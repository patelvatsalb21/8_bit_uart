==> flow/design.v <==
module UART_RX
  #(parameter CLKS_PER_BIT = 217)
  (
   input        Clock,
   input        Input_Serial,
   output       Main_RX_Receive,
    output [7:0] Main_Data_Out
   );
  parameter IDLE         = 3'b000;
  parameter START_BIT = 3'b001;
  parameter DATA_BIT = 3'b010;
  parameter STOP_BIT  = 3'b011;
  reg [7:0] Clock_Count = 0;
  reg [2:0] Data_Bit_Index   = 0;
  reg [7:0] Data_Out     = 0;
  reg       RX_Receive       = 0;
  reg [2:0] Present_State     = 0;
  always @(posedge Clock)
  begin
    case (Present_State)
      IDLE :
        begin
          RX_Receive       <= 1'b0;
          Clock_Count <= 0;
          Data_Bit_Index   <= 0;
          if (Input_Serial == 1'b0)
            Present_State <= START_BIT;
          else
            Present_State <= IDLE;
        end
      START_BIT :
        begin
          if (Clock_Count == (CLKS_PER_BIT-1)/2)
          begin
            if (Input_Serial == 1'b0)
            begin
              Clock_Count <= 0;
              Present_State     <= DATA_BIT;
            end
            else
              Present_State <= IDLE;
          end
          else
          begin
            Clock_Count <= Clock_Count + 1;
            Present_State     <= START_BIT;
          end
        end
      DATA_BIT :
        begin
          if (Clock_Count < CLKS_PER_BIT-1)
          begin
            Clock_Count <= Clock_Count + 1;
            Present_State     <= DATA_BIT;
          end
          else
          begin
            Clock_Count          <= 0;
            Data_Out[Data_Bit_Index] <= Input_Serial;
            if (Data_Bit_Index < 7)
            begin
              Data_Bit_Index <= Data_Bit_Index + 1;
              Present_State   <= DATA_BIT;
            end
            else
            begin
              Data_Bit_Index <= 0;
              Present_State   <= STOP_BIT;
            end
          end
        end
      STOP_BIT :
        begin
          if (Clock_Count < CLKS_PER_BIT-1)
          begin
            Clock_Count <= Clock_Count + 1;
     	    Present_State     <= STOP_BIT;
          end
          else
          begin
       	    RX_Receive       <= 1'b1;
            Clock_Count <= 0;
            Present_State     <= IDLE;
          end
        end
      default :
        Present_State <= IDLE;
    endcase
  end    
  assign Main_RX_Receive = RX_Receive;
  assign Main_Data_Out = Data_Out;
endmodule
=== Step by step through the tools: UART_RX ===
The steps from the RTL of UART_RX to its reports follow in flow order.
Line numbers count from 1 in the design file above.
Cell names lack the library's common part.
The mark -- stands for no value.

* Top: UART_RX
* Clock input: Clock
* Standard-cell library: sky130hd
* Timing corner: tt_025C_1v80

=== After elaboration ===
Yosys after proc, flatten, opt, wreduce and memory -nomap, before mapping. Memory bits, and registers merged into a memory's read port (data or address), are not among the register bits. Print and check cells are not counted. Equal cells are merged and count once.

* Register bits: 23
* Input bits: 2
* Output and inout port bits: 9
* Word-level cells: 48

* Add/sub/neg operators: 3
* Order comparisons: 2
* Equal/unequal tests: 7
* Shifts and indexed selects: 2
* Mux-type cells: 16
* Bitwise operators: 4
* Reductions and logical operators: 9

{| class="wikitable"
|+ Operators with widths
! cell !! count
|-
| case mux 8 bit (select 3 bit) || 1
|-
| two-way mux 8 bit || 3
|-
| case mux 3 bit (select 4 bit) || 1
|-
| variable shift 1 x 4 -> 8 bit || 1
|-
| variable shift 1 x 4 -> 8 bit (first input constant) || 1
|-
| AND reduction 2 bit || 4
|-
| adder 8 x 1 -> 8 bit (second input constant) || 1
|-
| equality test 8 x 7 -> 1 bit (second input constant) || 1
|-
| < comparator 8 bit (second input constant) || 1
|-
| AND 8 bit || 1
|-
| OR 8 bit || 1
|-
| inverter 8 bit || 1
|-
| equality test 3 x 2 -> 1 bit (second input constant) || 2
|-
| case mux 3 bit (select 2 bit) || 1
|-
| two-way mux 3 bit || 2
|-
| two-way mux 2 bit || 3
|-
| inequality test 2 bit (second input constant) || 2
|-
| nonzero test 2 bit || 2
|-
| negation 3 -> 4 bit || 1
|-
| nonzero test 4 bit || 1
|-
| two-way mux 1 bit || 4
|-
| adder 3 x 1 -> 3 bit (second input constant) || 1
|-
| equality test 3 x 1 -> 1 bit (second input constant) || 1
|-
| < comparator 3 bit (second input constant) || 1
|-
| inequality test 3 bit (second input constant) || 1
|-
| logical NOT 3 bit || 1
|-
| OR reduction 2 bit || 1
|-
| case mux 1 bit (select 2 bit) || 1
|-
| inverter 1 bit || 1
|}

=== Logic depth ===
Yosys ltp: most cells in a row. Word level: on the elaborated netlist, between registers, memories and ports. Mapped: between sequential cells and ports; inverters and the memories' decode and read muxes count.

* Depth in word-level cells: 5
* ABC_AREA: 1
* Mapped depth: 9
* Gate-level depth less buffers: 9

=== Netlist ===
The flow's flattened synthesis, as Yosys stat reports it; memories are mapped. The netlist is that of the ABC_AREA named above (0 if unset); the other value can give another one.
The area totals of this step are shown rounded.

{| class="wikitable"
|+ Cells by type
! cell !! count !! area in all (µm²)
|-
| edfxtp_1 || 20 || 600.576
|-
| nand2_1 || 34 || 127.622
|-
| inv_1 || 25 || 93.84
|-
| nor2_1 || 23 || 86.333
|-
| ha_1 || 6 || 75.072
|-
| nand3_1 || 12 || 60.058
|-
| o21ai_0 || 12 || 60.058
|-
| dfxtp_1 || 2 || 40.038
|-
| a21oi_1 || 4 || 20.019
|-
| o21ai_1 || 4 || 20.019
|-
| nand4_1 || 3 || 18.768
|-
| xnor2_2 || 1 || 16.266
|-
| xor2_2 || 1 || 16.266
|-
| nor2_2 || 2 || 12.512
|-
| nor3_2 || 1 || 10.01
|-
| xnor2_1 || 1 || 8.758
|-
| buf_4 || 1 || 7.507
|-
| buf_2 || 1 || 5.005
|}

Not listed: further types 2, cells in them 2.

* Mapped cells: 155
* Cell area after synthesis: 1,287 µm²
* Sequential part of the area: 640.6 µm²
* Flip-flop cells: 22
* Buffers: 2

=== Path before layout ===
OpenSTA on the mapped netlist: ideal clock, no wires. The path of least setup slack (recovery checks aside). Input and output delay are each 20% of the period. Register names are those of the netlist, which keeps one name where synthesis merged equal registers.

* Kind: reg2reg
* Start point: register Data_Bit_Index[0]
* End point: register Data_Out[6]
* Period: 1.96 ns
* Setup time: 0.249 ns
* Launch time at the first pin: 0.000 ns
* Data arrival time: 1.366 ns
* Required time: 1.711 ns
* Setup slack: 0.344 ns
* Delay of the path: 1.615 ns
* Stages: 9
* Path buffers: 1
* Synthesis period reached: 1.616 ns

"delay of the path" is the arrival time less input delay plus setup time.
"stages" counts driving pins, that of a launching flip-flop among them; a cell with two outputs on the path counts twice.
"synthesis period reached" = period - worst setup slack (recovery checks aside). The figure is calculated, with input and output delays left at 20% of the set period.
The rows between start and end are the longest chain of elaborated cells between them; the timing report does not say that the signal goes this way. Where chains are equally long, one stands for them.
Each line given opens the expression or statement behind the cell; cells for indexed reads and writes are added by Yosys, which also makes memories of some case tables.
A register here has more assigning lines than the two given.

* Path through: edfxtp_1 > buf_2 > inv_1 > ha_1 > inv_1 > nor3_2 > nand3_1 > nand2_1 > inv_1
* Length of the longest elaborated chain: 5
* Elaborated cells between the ends (all ways): 6
* RTL lines with such cells: 1
* Those cells by class: add/sub: 1; shift: 2; logic: 3

{| class="wikitable"
|+ RTL lines, path after synthesis
! what !! line !! source
|-
| start, declared || 14 || <nowiki>reg [2:0] Data_Bit_Index   = 0;</nowiki>
|-
| start, assigned || 25 || <nowiki>Data_Bit_Index   <= 0;</nowiki>
|-
| start, assigned || 62 || <nowiki>Data_Bit_Index <= Data_Bit_Index + 1;</nowiki>
|-
| negation 3 -> 4 bit || 59 || <nowiki>Data_Out[Data_Bit_Index] <= Input_Serial;</nowiki>
|-
| variable shift 1 x 4 -> 8 bit || 59 ||
|-
| inverter 8 bit || 59 ||
|-
| AND 8 bit || 59 ||
|-
| OR 8 bit || 59 ||
|-
| end, assigned || 59 ||
|-
| end, declared || 15 || <nowiki>reg [7:0] Data_Out     = 0;</nowiki>
|}

=== Worst path after layout ===
From the final timing report of stored run 1: the path of least setup slack in the routed layout; clock arrival at registers is part of the times.

* Kind: reg2reg
* Start point: register Data_Bit_Index[0]
* End point: register Data_Out[6]
* Period: 2.54 ns
* Setup time: 0.22 ns
* Launch time at the first pin: 0.31 ns
* Data arrival time: 1.94 ns
* Required time: 2.63 ns
* Setup slack: 0.69 ns
* Stages: 9
* Path buffers: 1

The rows between start and end are the longest chain of elaborated cells between them; the timing report does not say that the signal goes this way. Where chains are equally long, one stands for them.
A register here has more assigning lines than the two given.

* Path through: edfxtp_1 > buf_2 > inv_1 > ha_1 > inv_1 > nor3_2 > nand3_1 > nand2_1 > inv_1
* Length of the longest elaborated chain: 5
* Elaborated cells between the ends (all ways): 6
* RTL lines with such cells: 1
* Those cells by class: add/sub: 1; shift: 2; logic: 3

{| class="wikitable"
|+ RTL lines, path post-layout
! what !! line !! source
|-
| start, declared || 14 || <nowiki>reg [2:0] Data_Bit_Index   = 0;</nowiki>
|-
| start, assigned || 25 || <nowiki>Data_Bit_Index   <= 0;</nowiki>
|-
| start, assigned || 62 || <nowiki>Data_Bit_Index <= Data_Bit_Index + 1;</nowiki>
|-
| negation 3 -> 4 bit || 59 || <nowiki>Data_Out[Data_Bit_Index] <= Input_Serial;</nowiki>
|-
| variable shift 1 x 4 -> 8 bit || 59 ||
|-
| inverter 8 bit || 59 ||
|-
| AND 8 bit || 59 ||
|-
| OR 8 bit || 59 ||
|-
| end, assigned || 59 ||
|-
| end, declared || 15 || <nowiki>reg [7:0] Data_Out     = 0;</nowiki>
|}

Add stored flow runs of UART_RX

2 stored runs of UART_RX in the flow (synthesis by Yosys, layout by OpenROAD, sky130hd cells), in arbitrary order. Constraints: input delay and output delay 20% of the set period each, output load 0.01 pF.
By "time on the worst setup path" is meant the share of the clock period that the worst setup path is allowed (20% is reserved at inputs, 20% at outputs), minus its slack. Clock arrival times at its registers enter into it.
Values from the reports are rounded here.

=== Stored run 1 ===
{| class="wikitable"
! Setting !! Value
|-
| period_ns || 2.54
|-
| CORE_UTILIZATION || 54
|-
| SETUP_SLACK_MARGIN || 0.01
|-
| PLACE_DENSITY_LB_ADDON || 0.11
|-
| CELL_PAD_IN_SITES_GLOBAL_PLACEMENT || 0
|-
| CELL_PAD_IN_SITES_DETAIL_PLACEMENT || 1
|-
| ABC_AREA || 1
|-
| GPL_TIMING_DRIVEN || 0
|-
| GPL_ROUTABILITY_DRIVEN || 0
|-
| CTS_CLUSTER_DIAMETER || 352
|-
| CAP_MARGIN || 15
|-
| CORE_MARGIN || 2
|-
| SLEW_MARGIN || 20
|-
! Result !! Value
|-
| Overall die area || 2,791 µm²
|-
| Time on the worst setup path || 1.85 ns
|-
| Worst setup path type || reg2reg
|-
| Post-layout utilization || 64.9%
|-
| Netlist area reported by Yosys || 1,287 µm²
|-
| Area of the standard cells in the finished layout || 1,449 µm²
|-
| Worst hold slack after layout || 0.570 ns
|-
| Smallest setup slack || 0.691 ns
|}

=== Stored run 2 ===
{| class="wikitable"
! Setting !! Value
|-
| period_ns || 1.82
|-
| CORE_UTILIZATION || 72
|-
| PLACE_DENSITY_LB_ADDON || 0.14
|-
| CORE_MARGIN || 6
|-
| CELL_PAD_IN_SITES_GLOBAL_PLACEMENT || 2
|-
| GPL_TIMING_DRIVEN || 1
|-
| GPL_ROUTABILITY_DRIVEN || 0
|-
| CTS_CLUSTER_DIAMETER || 253
|-
| CAP_MARGIN || 5
|-
| MIN_ROUTING_LAYER || met2
|-
| SLEW_MARGIN || 20
|}
Stopped before the end: placement reported FLW-0024.
