==> flow/design.v <==
module UART_TX 
  #(parameter CLKS_PER_BIT = 217)
  (
   input       Clock,
   input       TX_Send,
   input [7:0] Input_Byte, 
   output      Main_TX_Active,
   output reg  Output_Serial,
   );
  parameter IDLE         = 3'b000;
  parameter START_BIT = 3'b001;
  parameter DATA_BIT = 3'b010;
  parameter STOP_BIT  = 3'b011;
  reg [2:0] present_state = 0;
  reg [7:0] Clock_Count = 0;
  reg [2:0] Data_Bit_Index   = 0;
  reg [7:0] Data_Out    = 0;
  reg       TX_Active   = 0;
  always @(posedge Clock)
  begin
    case (present_state)
      IDLE :
        begin
          Output_Serial   <= 1'b1;
          Clock_Count <= 0;
          Data_Bit_Index   <= 0;
          if (TX_Send == 1'b1)
          begin
            TX_Active <= 1'b1;
            Data_Out   <= Input_Byte;
            present_state   <= START_BIT;
          end
          else
            present_state <= IDLE;
        end
      START_BIT :
        begin
          Output_Serial <= 1'b0;
          if (Clock_Count < CLKS_PER_BIT-1)
          begin
            Clock_Count <= Clock_Count + 1;
            present_state     <= START_BIT;
          end
          else
          begin
            Clock_Count <= 0;
            present_state     <= DATA_BIT;
          end
        end
      DATA_BIT :
        begin
          Output_Serial <= Data_Out[Data_Bit_Index];
          if (Clock_Count < CLKS_PER_BIT-1)
          begin
            Clock_Count <= Clock_Count + 1;
            present_state     <= DATA_BIT;
          end
          else
          begin
            Clock_Count <= 0;
            if (Data_Bit_Index < 7)
            begin
              Data_Bit_Index <= Data_Bit_Index + 1;
              present_state   <= DATA_BIT;
            end
            else
            begin
              Data_Bit_Index <= 0;
              present_state   <= STOP_BIT;
            end
          end 
        end
      STOP_BIT :
        begin
          Output_Serial <= 1'b1;
          if (Clock_Count < CLKS_PER_BIT-1)
          begin
            Clock_Count <= Clock_Count + 1;
            present_state     <= STOP_BIT;
          end
          else
          begin
            Clock_Count <= 0;
            present_state     <= IDLE;
            TX_Active   <= 1'b0;
          end 
        end
      default :
        present_state <= IDLE;
    endcase
  end
  assign Main_TX_Active = TX_Active;
endmodule
Step by step through the tools: UART_TX --
The steps from the RTL of UART_TX to its reports follow in flow order. Line numbers count from 1 in the design file above. Library cell names are shortened. Not given: --
Design: top UART_TX, clock input Clock, standard-cell library sky130hd, corner tt_025C_1v80

Word level --
Yosys after proc, flatten, opt, wreduce and memory -nomap, before mapping. Memory bits, and registers merged into a memory's read port (data or address), are not among the register bits. Print and check cells are not counted.
Operators by class: $add $sub $neg 2, multipliers 0, divide/modulo/power cells 0, order comparisons 2, eq/ne operators 6, shifts and indexed selects 1, muxes and demuxes 15, bitwise logic cells 0, reduce/logical cells 10
Operators by type and width (number):
- case mux 8 bit (select 2 bit) | 1
- case mux 3 bit (select 4 bit) | 1
- adder 8 x 1 -> 8 bit with constant B | 1
- variable part select 8 x 3 -> 1 bit | 1
- less-than comparator 8 bit with constant B | 1
- two-way mux 8 bit | 1
- != test 2 bit with constant B | 3
- equality test 3 x 2 -> 1 bit with constant B | 2
- case mux 3 bit (select 2 bit) | 1
- two-way mux 3 bit | 2
- two-way mux 1 bit | 5
- AND reduction 2 bit | 2
- nonzero test 2 bit | 2
- nonzero test 4 bit | 1
- two-way mux 2 bit | 2
- adder 3 x 1 -> 3 bit with constant B | 1
- equality test 3 x 1 -> 1 bit with constant B | 1
- less-than comparator 3 bit with constant B | 1
- logical NOT 3 bit | 1
- AND reduction 3 bit | 1
- nonzero test 3 bit | 1
- OR reduction 3 bit | 1
- case mux 1 bit (select 3 bit) | 1
- OR reduction 2 bit | 1
- case mux 1 bit (select 2 bit) | 1
Bit counts: register bits 24, bits in latches 0, bits in writable memories 0, memory bits (read-only) 0, word width x clocked read ports 0, memories 0, input bits 10, output and inout bits 2, elaborated cells 42

Depth --
Yosys ltp: most cells in a row. Word level: on the elaborated netlist, between registers, memories and ports. Mapped: between sequential cells and ports; inverters and the memories' decode and read muxes count.
Logic depth: depth after elaboration 4, ABC_AREA 0, mapped depth 5, mapped depth without buffers 5

After synthesis --
Source: synth_stat.txt of the flow (Yosys; design flattened, memories mapped). It holds for the ABC_AREA given above (unset counts as 0); a run with the other value may have another netlist.
Cell types:
- edfxtp_1 | number 21, total area 630.605 µm²
- ha_1 | number 7, total area 87.584 µm²
- dfxtp_1 | number 2, total area 40.038 µm²
- nand2_1 | number 9, total area 33.782 µm²
- a21oi_1 | number 6, total area 30.029 µm²
- inv_1 | number 8, total area 30.029 µm²
- o21ai_0 | number 5, total area 25.024 µm²
- mux4_2 | number 1, total area 22.522 µm²
- nor2_1 | number 6, total area 22.522 µm²
- mux2i_1 | number 2, total area 20.019 µm²
- nand2b_1 | number 3, total area 18.768 µm²
- xor2_1 | number 2, total area 17.517 µm²
- o211ai_1 | number 2, total area 15.014 µm²
- or3_1 | number 2, total area 12.512 µm²
- buf_6 | number 1, total area 11.261 µm²
- o2111a_1 | number 1, total area 11.261 µm²
- nand3_1 | number 2, total area 10.01 µm²
- nand3_2 | number 1, total area 10.01 µm²
Not listed: further types 12, cells in them 12.
Mapped netlist: cell count 93, chip area (Yosys) 1132.3 µm², area of sequential cells 670.6 µm², flip-flops 23, buffers 1

Timing after synthesis --
Path of least setup slack by OpenSTA after synthesis, without wires, with an ideal clock, recovery checks aside; 20% of the period is set as input and as output delay. Where synthesis merged equal registers, the netlist keeps one of their names.
Path post-synthesis: path kind register to register, from register Clock_Count[3], to register Data_Bit_Index[0], period 2.02 ns, setup time 0.344 ns, launch time at the first pin 0.000 ns, arrival 1.122 ns, data required time 1.676 ns, path slack 0.553 ns, path delay 1.466 ns, driving pins on the path 4, path buffers 0, synthesis period reached 1.467 ns
"path delay" is the arrival time less input delay plus setup time. "driving pins on the path" counts driving pins, that of a launching flip-flop among them; a cell with two outputs on the path counts twice. "synthesis period reached" = period - worst setup slack (recovery checks aside). The figure is calculated, with input and output delays left at 20% of the set period. Between the ends stands the longest chain of elaborated cells between them, by number of cells; it is not shown to be the way that was timed. Of several equally long chains one is given. A line is the first line of the expression or statement that the cell stems from. Yosys adds cells for indexed reads and writes and turns some case tables into memories. A register here has more assigning lines than the two given. Only ways into the end's enable, where the timed path ends, are counted here.
On the way, post-synthesis: cells stage by stage edfxtp_1 -> a21oi_1 -> or2_2 -> o21ai_0, cells in the longest elaborated chain 3, elaborated cells between the ends (all ways) 3, those cells by class compare: 1; eq/ne: 1; reduce/logical: 1
RTL lines, path post-synthesis:
- from (decl) | line 15 | reg [7:0] Clock_Count = 0;
- from (assign) | line 41 | Clock_Count <= Clock_Count + 1;
- from (assign) | line 55 | Clock_Count <= Clock_Count + 1;
- less-than comparator 8 bit | line 53 | if (Clock_Count < CLKS_PER_BIT-1)
- != test 2 bit
- AND reduction 2 bit
- to (assign) | line 63 | Data_Bit_Index <= Data_Bit_Index + 1;
- to (assign) | line 68 | Data_Bit_Index <= 0;
- to (decl) | line 16 | reg [2:0] Data_Bit_Index   = 0;

Path in the finished layout --
Path of least setup slack in the final report of run 1 (OpenROAD, finished layout, wires in). Where an end is a register, its clock arrival counts in the times.
Path after layout: path kind register to register, from register present_state[0], to register Clock_Count[4], period 1.36 ns, setup time 0.27 ns, launch time at the first pin 0.27 ns, arrival 1.39 ns, data required time 1.35 ns, path slack -0.04 ns, driving pins on the path 6, path buffers 2
Between the ends stands the longest chain of elaborated cells between them, by number of cells; it is not shown to be the way that was timed. Of several equally long chains one is given. A register here has more assigning lines than the two given. Only ways into the end's enable, where the timed path ends, are counted here.
On the way, after layout: cells stage by stage dfxtp_1 -> inv_1 -> buf_4 -> ha_1 -> nand2b_1 -> buf_12, cells in the longest elaborated chain 2, elaborated cells between the ends (all ways) 5, source lines of those cells 1, those cells by class eq/ne: 3; reduce/logical: 2
RTL lines, path after layout:
- from (decl) | line 14 | reg [2:0] present_state = 0;
- from (assign) | line 31 | present_state   <= START_BIT;
- from (assign) | line 34 | present_state <= IDLE;
- equality test 3 x 2 -> 1 bit | line 21 | case (present_state)
- nonzero test 4 bit
- to (assign) | line 41 | Clock_Count <= Clock_Count + 1;
- to (assign) | line 55 | Clock_Count <= Clock_Count + 1;
- to (decl) | line 15 | reg [7:0] Clock_Count = 0;

Memo
Re: implementation data of UART_TX

Below are 2 stored runs of the flow (Yosys, OpenROAD; platform sky130hd) on UART_TX, each with its settings and what was measured, unordered. Constraints: input delay and output delay 20% of the set period each, output load 0.01 pF.
"period reached" = clock period - worst setup slack. The figure is calculated, with input and output delays left at 20% of the set period.
"total power after layout" rests on the timing tool's default activity at the inputs, not on a simulated workload.

* Run 1 | settings: period_ns 1.36; CORE_UTILIZATION 25; SETUP_SLACK_MARGIN -0.1; PLACE_DENSITY_LB_ADDON 0.11; HOLD_SLACK_MARGIN -0.07; CORE_MARGIN 6; CELL_PAD_IN_SITES_DETAIL_PLACEMENT 2; CTS_CLUSTER_SIZE 46; MIN_ROUTING_LAYER met2; MAX_ROUTING_LAYER met5; CAP_MARGIN 20; SLEW_MARGIN 20 | results: cell area after synthesis 1132.3 µm²; die footprint 6288.5 µm²; area of the standard cells in the finished layout 1522.7 µm²; lowest setup slack -0.038 ns; lowest hold slack 0.544 ns; total power after layout 3096 µW; period reached 1.398 ns
* Run 2 | settings: period_ns 1.16; CAP_MARGIN 20; CORE_MARGIN 2; CORE_UTILIZATION 40; SLEW_MARGIN 20 | results: cell area after synthesis 1132.3 µm²; die footprint 3272.4 µm²; area of the standard cells in the finished layout 1701.6 µm²; lowest setup slack -0.204 ns; lowest hold slack 0.472 ns; total power after layout 3994 µW; period reached 1.364 ns
